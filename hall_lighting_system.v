==> flow/design.v <==
`timescale 1ns / 1ps
module hall_lighting_system(
    input clk,                     
    input rst_n,                   
    input entry_sensor,            
    input exit_sensor,             
    output reg [6:0] seg,          
    output reg [3:0] an,           
    output reg [4:0] leds,         
    output reg dp                  
);
    parameter MAX_COUNT = 30;     
    parameter DEBOUNCE_LIMIT = 20_000_00;  
    reg [4:0] occupancy_count;
    reg entry_sync0, entry_sync1;
    reg [21:0] entry_debounce_cnt;
    reg entry_stable;
    reg entry_prev;
    wire entry_rising;
    always @(posedge clk or negedge rst_n) begin
        if (!rst_n) begin
            entry_sync0 <= 0; entry_sync1 <= 0;
        end else begin
            entry_sync0 <= entry_sensor;
            entry_sync1 <= entry_sync0;
        end
    end
    always @(posedge clk or negedge rst_n) begin
        if (!rst_n) begin
            entry_debounce_cnt <= 0; entry_stable <= 0;
        end else if (entry_sync1 != entry_stable) begin
            entry_debounce_cnt <= entry_debounce_cnt + 1;
            if (entry_debounce_cnt >= DEBOUNCE_LIMIT) begin
                entry_stable <= entry_sync1;
                entry_debounce_cnt <= 0;
            end
        end else begin
            entry_debounce_cnt <= 0;
        end
    end
    assign entry_rising = (entry_stable & ~entry_prev);
    always @(posedge clk or negedge rst_n) begin
        if (!rst_n) entry_prev <= 0;
        else entry_prev <= entry_stable;
    end
    reg exit_sync0, exit_sync1;
    reg [21:0] exit_debounce_cnt;
    reg exit_stable;
    reg exit_prev;
    wire exit_rising;
    always @(posedge clk or negedge rst_n) begin
        if (!rst_n) begin
            exit_sync0 <= 0; exit_sync1 <= 0;
        end else begin
            exit_sync0 <= exit_sensor;
            exit_sync1 <= exit_sync0;
        end
    end
    always @(posedge clk or negedge rst_n) begin
        if (!rst_n) begin
            exit_debounce_cnt <= 0; exit_stable <= 0;
        end else if (exit_sync1 != exit_stable) begin
            exit_debounce_cnt <= exit_debounce_cnt + 1;
            if (exit_debounce_cnt >= DEBOUNCE_LIMIT) begin
                exit_stable <= exit_sync1;
                exit_debounce_cnt <= 0;
            end
        end else begin
            exit_debounce_cnt <= 0;
        end
    end
    assign exit_rising = (exit_stable & ~exit_prev);
    always @(posedge clk or negedge rst_n) begin
        if (!rst_n) exit_prev <= 0;
        else exit_prev <= exit_stable;
    end
    always @(posedge clk or negedge rst_n) begin
        if (!rst_n)
            occupancy_count <= 0;
        else begin
            if (entry_rising && occupancy_count < MAX_COUNT)
                occupancy_count <= occupancy_count + 1;
            else if (exit_rising && occupancy_count > 0)
                occupancy_count <= occupancy_count - 1;
        end
    end
    always @(posedge clk or negedge rst_n) begin
        if (!rst_n)
            leds <= 5'b00000;
        else begin
            case ((occupancy_count + 5) / 6)
                0: leds <= 5'b00000; 
                1: leds <= 5'b00001; 
                2: leds <= 5'b00011; 
                3: leds <= 5'b00111; 
                4: leds <= 5'b01111; 
                default: leds <= 5'b11111; 
            endcase
        end
    end
    reg [6:0] seg_lut [0:9];
    initial begin
        seg_lut[0] = 7'b1000000;  
        seg_lut[1] = 7'b1001111;  
        seg_lut[2] = 7'b0100100;  
        seg_lut[3] = 7'b0110000;  
        seg_lut[4] = 7'b0011001;  
        seg_lut[5] = 7'b0010010;  
        seg_lut[6] = 7'b0000010;  
        seg_lut[7] = 7'b1111000;  
        seg_lut[8] = 7'b0000000;  
        seg_lut[9] = 7'b0010000;  
    end
    wire [3:0] tens = occupancy_count / 10;
    wire [3:0] ones = occupancy_count % 10;
    reg [15:0] refresh_counter;
    reg [1:0] digit_sel;   
    always @(posedge clk or negedge rst_n) begin
        if (!rst_n) begin
            refresh_counter <= 0;
            digit_sel <= 0;
        end else begin
            refresh_counter <= refresh_counter + 1;
            if (refresh_counter == 10000) begin   
                digit_sel <= digit_sel + 1;
                refresh_counter <= 0;
            end
        end
    end
    always @(*) begin
        dp = 1'b1;  
        case(digit_sel)
            0: begin   
                seg = seg_lut[ones];
                an = 4'b1110;  
            end
            1: begin   
                if (occupancy_count >= 10) begin
                    seg = seg_lut[tens];
                end else begin
                    seg = 7'b1111111;  
                end
                an = 4'b1101;  
            end
            default: begin   
                seg = 7'b1111111;
                an = 4'b1111;
            end
        endcase
    end
endmodule
module top_hall_lighting(
    input clk,
    input rst_n,
    input entry_sensor,
    input exit_sensor,
    output [6:0] seg,
    output [3:0] an,
    output [4:0] leds,
    output dp
);
    hall_lighting_system uut (
        .clk(clk),
        .rst_n(rst_n),
        .entry_sensor(entry_sensor),
        .exit_sensor(exit_sensor),
        .seg(seg),
        .an(an),
        .leds(leds),
        .dp(dp)
    );
endmodule
==> Reports on top_hall_lighting <==
What the tools print for top_hall_lighting, step after step.
Lines are those of the file above, counted from 1.
Operators carry their Yosys type and port widths (W data, S select, Z words).
{ "setup": {"design": "top_hall_lighting", "clock": "clk", "lib": "sky130hd", "pvt_corner": "tt_025C_1v80"} }

==> Word level <==
Source: Yosys, flattened and elaborated, memories not mapped. Widths are those after wreduce. Registers that Yosys merges into a memory's read port (data or address) are not register bits. Print and check cells do not count. Equal cells are merged and count once.
Yosys's memory passes give these memory sizes; they may raise the number of words (mostly to a power of two), join words into wider ones and drop unused or constant bits.
{ "classes": {"n_addsub": 7, "mul": 0, "shift": 0, "n_div": 3, "muxes": 11, "equal": 8, "reduce_and_logical": 7, "cmp": 5, "logic": 4} }
{ "op_table": {"columns": ["op", "count"], "rows": [
  ["$div A5 B4 Y32 const B", 1],
  ["$mod A5 B4 Y32 const B", 1],
  ["$div A32 B3 Y32 const B", 1],
  ["$mux W22", 4],
  ["$eq A32 B2 Y1 const B", 2],
  ["$add A22 B1 Y22 const B", 2],
  ["$ge A22 B21 Y1 const B", 2],
  ["$eq A32 B1 Y1 const B", 1],
  ["$eq A32 B3 Y1 const B", 1],
  ["$logic_not A32 Y1", 1],
  ["$pmux W5 S5", 1],
  ["$add A16 B1 Y16 const B", 1],
  ["$eq A16 B14 Y1 const B", 1],
  ["$mux W16", 1],
  ["$pmux W7 S2", 1],
  ["$mux W5", 2],
  ["$mux W7", 1],
  ["$add A5 B3 Y6 const B", 1],
  ["$add A5 B1 Y5 const B", 1],
  ["$sub A5 B1 Y5 const B", 1],
  ["$gt A5 B1 Y1 const B", 1],
  ["$ge A5 B4 Y1 const B", 1],
  ["$lt A5 B5 Y1 const B", 1],
  ["$reduce_and A2 Y1", 2],
  ["$pmux W2 S2", 1],
  ["$ne A1 B1 Y1", 2],
  ["$and A1 B1 Y1", 2],
  ["$logic_and A1 B1 Y1", 2]
]} }
Other operator kinds: 5; their cells: 6.
{ "word_totals": {"out_inout_bits": 17, "clocked_rd_ports_x_width": 0, "inputBits": 4, "romBits": 70, "latch_bits": 0, "wordCells": 60, "ramBits": 0, "reg_bits": 80, "n_memories": 1} }
{ "mem_list": {"columns": ["memory", "size", "word_bits", "rd", "wr", "line_no", "text"], "rows": [
  ["uut.seg_lut", 10, 7, 2, 0, 101, "reg [6:0] seg_lut [0:9];"]
]} }

==> Logic depth <==
Depth = most cells in a row (Yosys ltp): at word level without a register or memory, in the mapped netlist without a sequential cell, where the memories' decode and read muxes count.
{ "depth": {"depth_word": 5, "abc_area": 0, "ltp_mapped": 13, "mapped_depth_nobuf": 12} }

==> Mapped cells and area <==
Source: synth_stat.txt of the flow (Yosys; design flattened, memories mapped). It holds for the ABC_AREA given above (unset counts as 0); a run with the other value may have another netlist.
{ "synth_totals": {"cell_count": 476, "mapped_area_um2": 4579.4, "ff_cells": 80, "sequential_area_um2": 2001.9, "buf_cells": 18} }
{ "by_type": {"columns": ["cell_type", "count", "area_total_um2"], "rows": [
  ["sky130_fd_sc_hd__dfrtp_1", 80, 2001.92],
  ["sky130_fd_sc_hd__xnor2_1", 38, 332.819],
  ["sky130_fd_sc_hd__ha_1", 23, 287.776],
  ["sky130_fd_sc_hd__nor2_1", 63, 236.477],
  ["sky130_fd_sc_hd__xor2_1", 21, 183.926],
  ["sky130_fd_sc_hd__inv_1", 31, 116.362],
  ["sky130_fd_sc_hd__nand2_1", 30, 112.608],
  ["sky130_fd_sc_hd__and3_1", 17, 106.352],
  ["sky130_fd_sc_hd__nand3_1", 20, 100.096],
  ["sky130_fd_sc_hd__o21ai_0", 15, 75.072],
  ["sky130_fd_sc_hd__nand4_1", 11, 68.816],
  ["sky130_fd_sc_hd__nor3_1", 13, 65.062],
  ["sky130_fd_sc_hd__a21oi_1", 9, 45.043],
  ["sky130_fd_sc_hd__buf_4", 6, 45.043],
  ["sky130_fd_sc_hd__o31ai_1", 5, 37.536],
  ["sky130_fd_sc_hd__and4_1", 4, 35.034],
  ["sky130_fd_sc_hd__buf_6", 3, 33.782],
  ["sky130_fd_sc_hd__nand2b_1", 5, 31.28]
]} }
Not listed: further types 43, cells in them 82.
The figures by module come from a second, unflattened synthesis with its own total; it is not the netlist above.
{ "hier_totals": {"hier_cells": 436, "area_unflattened_um2": 4245.3} }
Rows give one instance, submodules left out.
{ "modules": {"columns": ["mod", "seq_area_um2", "n_inst", "mod_area_um2", "cells"], "rows": [
  ["hall_lighting_system", 2001.9, 1, 4245.3, 436],
  ["top_hall_lighting", 0.0, 1, 0.0, 0]
]} }

==> Worst setup path after synthesis <==
Source: OpenSTA report_checks on the synthesized netlist (no wires, ideal clock, input and output delay 20% of the period each), path of least setup slack; recovery checks are left aside. Register names are those of the netlist, which keeps one name where synthesis merged equal registers.
{ "synth_timing": {"kind": "register to output", "start": "register uut.occupancy_count[2]", "end": "output seg[3]", "driving_pins": 13, "path_delay_ps": 2533, "path_buffers": 1, "setup_slack_ps": -21, "t_first_pin_ps": 0, "arrival_time_ps": 2533, "output_delay_ps": 628, "tclk_ps": 3140, "t_required_ps": 2512, "period_less_setup_slack_ps": 3161} }
"path_delay_ps" = arrival - input delay + setup time.
A path that ends at an output port has no setup time.
"driving_pins" counts driving pins, that of a launching flip-flop among them; a cell with two outputs on the path counts twice.
"period_less_setup_slack_ps" = period - worst setup slack (recovery checks aside). The figure is calculated, with input and output delays left at 20% of the set period.
Between the ends stands the longest chain of elaborated cells between them, by number of cells; it is not shown to be the way that was timed. Of several equally long chains one is given.
A line is the first line of the expression or statement that the cell stems from. Yosys adds cells for indexed reads and writes and turns some case tables into memories.
A memory read counts as a cell of the chain, while the word-level depth stops at memories.
A register here has more assigning lines than the two given.
{ "synth_via": {"cell_sequence": "sky130_fd_sc_hd__dfrtp_1 -> sky130_fd_sc_hd__buf_6 -> sky130_fd_sc_hd__nor2_1 -> sky130_fd_sc_hd__inv_1 -> sky130_fd_sc_hd__ha_1 -> sky130_fd_sc_hd__nand2b_1 -> sky130_fd_sc_hd__o2111ai_1 -> sky130_fd_sc_hd__o211ai_2 -> sky130_fd_sc_hd__or2_2 -> sky130_fd_sc_hd__ha_1 -> sky130_fd_sc_hd__inv_1 -> sky130_fd_sc_hd__mux2i_1 -> sky130_fd_sc_hd__o21ai_0", "elab_chain_cells": 4, "cone_cells": 6, "lines_between": 5, "classes_between": "2 x div; 1 x compare; 2 x mux; 1 x memory"} }
{ "synth_lines": {"columns": ["element", "line_no", "text"], "rows": [
  ["start, declared", 14, "reg [4:0] occupancy_count;"],
  ["start, assigned", 82, "occupancy_count <= occupancy_count + 1;"],
  ["start, assigned", 84, "occupancy_count <= occupancy_count - 1;"],
  ["$div A5 B4 Y32", 114, "wire [3:0] tens = occupancy_count / 10;"],
  ["$mem_v2 Z10 W7", 101, "reg [6:0] seg_lut [0:9];"],
  ["$mux W7", 138, "if (occupancy_count >= 10) begin"],
  ["$pmux W7 S2", 132, "case(digit_sel)"],
  ["end, declared", 157, "output [6:0] seg,"]
]} }

==> Path in the finished layout <==
Path of least setup slack in the final report of flow run A (OpenROAD, finished layout, wires in). Where an end is a register, its clock arrival counts in the times.
The report prints the path's times to 10 ps; the period is as set.
{ "layout_timing": {"kind": "register to output", "start": "register uut.occupancy_count[2]", "end": "output seg[3]", "tclk_ps": 5460, "path_buffers": 1, "t_first_pin_ps": 330, "setup_slack_ps": 650, "t_required_ps": 4370, "arrival_time_ps": 3720, "output_delay_ps": 1090, "driving_pins": 13} }
Between the ends stands the longest chain of elaborated cells between them, by number of cells; it is not shown to be the way that was timed. Of several equally long chains one is given.
A memory read counts as a cell of the chain, while the word-level depth stops at memories.
A register here has more assigning lines than the two given.
{ "layout_via": {"cell_sequence": "sky130_fd_sc_hd__dfrtp_1 -> sky130_fd_sc_hd__nor2_1 -> sky130_fd_sc_hd__inv_1 -> sky130_fd_sc_hd__ha_1 -> sky130_fd_sc_hd__nand2b_1 -> sky130_fd_sc_hd__o2111ai_1 -> sky130_fd_sc_hd__o211ai_2 -> sky130_fd_sc_hd__or2_2 -> sky130_fd_sc_hd__ha_1 -> sky130_fd_sc_hd__inv_1 -> sky130_fd_sc_hd__mux2i_1 -> sky130_fd_sc_hd__o21ai_0 -> sky130_fd_sc_hd__clkdlybuf4s50_1", "elab_chain_cells": 4, "cone_cells": 6, "lines_between": 5, "classes_between": "2 x div; 1 x compare; 2 x mux; 1 x memory"} }
{ "layout_lines": {"columns": ["element", "line_no", "text"], "rows": [
  ["start, declared", 14, "reg [4:0] occupancy_count;"],
  ["start, assigned", 82, "occupancy_count <= occupancy_count + 1;"],
  ["start, assigned", 84, "occupancy_count <= occupancy_count - 1;"],
  ["$div A5 B4 Y32", 114, "wire [3:0] tens = occupancy_count / 10;"],
  ["$mem_v2 Z10 W7", 101, "reg [6:0] seg_lut [0:9];"],
  ["$mux W7", 138, "if (occupancy_count >= 10) begin"],
  ["$pmux W7 S2", 132, "case(digit_sel)"],
  ["end, declared", 157, "output [6:0] seg,"]
]} }

--- measured runs ---
Record of 2 stored runs of the RTL-to-layout flow on top_hall_lighting, platform sky130hd. The runs are unordered. Constraints: input delay and output delay 20% of the set period each, output load 0.01 pF.
"clock period reached" = clock period - worst setup slack. The figure is calculated, with input and output delays left at 20% of the set period.
"time used up by the worst setup path" = time allowed to the worst setup path (clock period - input delay - output delay, where it has them) - its slack; a late launch clock adds to it, a late capture clock takes from it.
By "overall power" is meant OpenSTA's value without simulated activity: inputs other than the clock are taken to toggle once in ten clock periods, and the tool carries that through the logic.
"time used up by the worst setup path" is known to 10 ps.

==> flow run A: settings <==
{ "period_ns": 5.46, "CORE_UTILIZATION": 54, "SETUP_SLACK_MARGIN": -0.1, "PLACE_DENSITY_LB_ADDON": 0.16, "CORE_ASPECT_RATIO": 1.39, "CELL_PAD_IN_SITES_DETAIL_PLACEMENT": 0, "GPL_TIMING_DRIVEN": 1, "CTS_CLUSTER_DIAMETER": 351, "CAP_MARGIN": 0, "CORE_MARGIN": 2, "SLEW_MARGIN": 20 }
==> flow run A: results <==
time used up by the worst setup path: 3720 ps
critical path type: register to output
worst setup slack after layout: 646 ps
overall power: 2412 uW
clock period reached: 4814 ps
final worst hold slack: 352 ps
Yosys chip area after synthesis: 4579.4 µm²
utilization: 61.9 %
total die area: 9243.1 µm²
setup TNS: 0 ps
standard-cell area of the final layout: 5106.1 µm²

==> flow run B: settings <==
{ "period_ns": 6.81, "CORE_UTILIZATION": 43, "CELL_PAD_IN_SITES_GLOBAL_PLACEMENT": 0, "CTS_CLUSTER_DIAMETER": 80, "SLEW_MARGIN": 40, "MIN_ROUTING_LAYER": "met2", "CAP_MARGIN": 20, "CORE_MARGIN": 2 }
==> flow run B: results <==
time used up by the worst setup path: 3740 ps
critical path type: register to output
worst setup slack after layout: 1712 ps
overall power: 1850 uW
clock period reached: 5098 ps
final worst hold slack: 360 ps
Yosys chip area after synthesis: 4579.4 µm²
utilization: 49.1 %
total die area: 11490.8 µm²
setup TNS: 0 ps
standard-cell area of the final layout: 5066.1 µm²
--- end ---
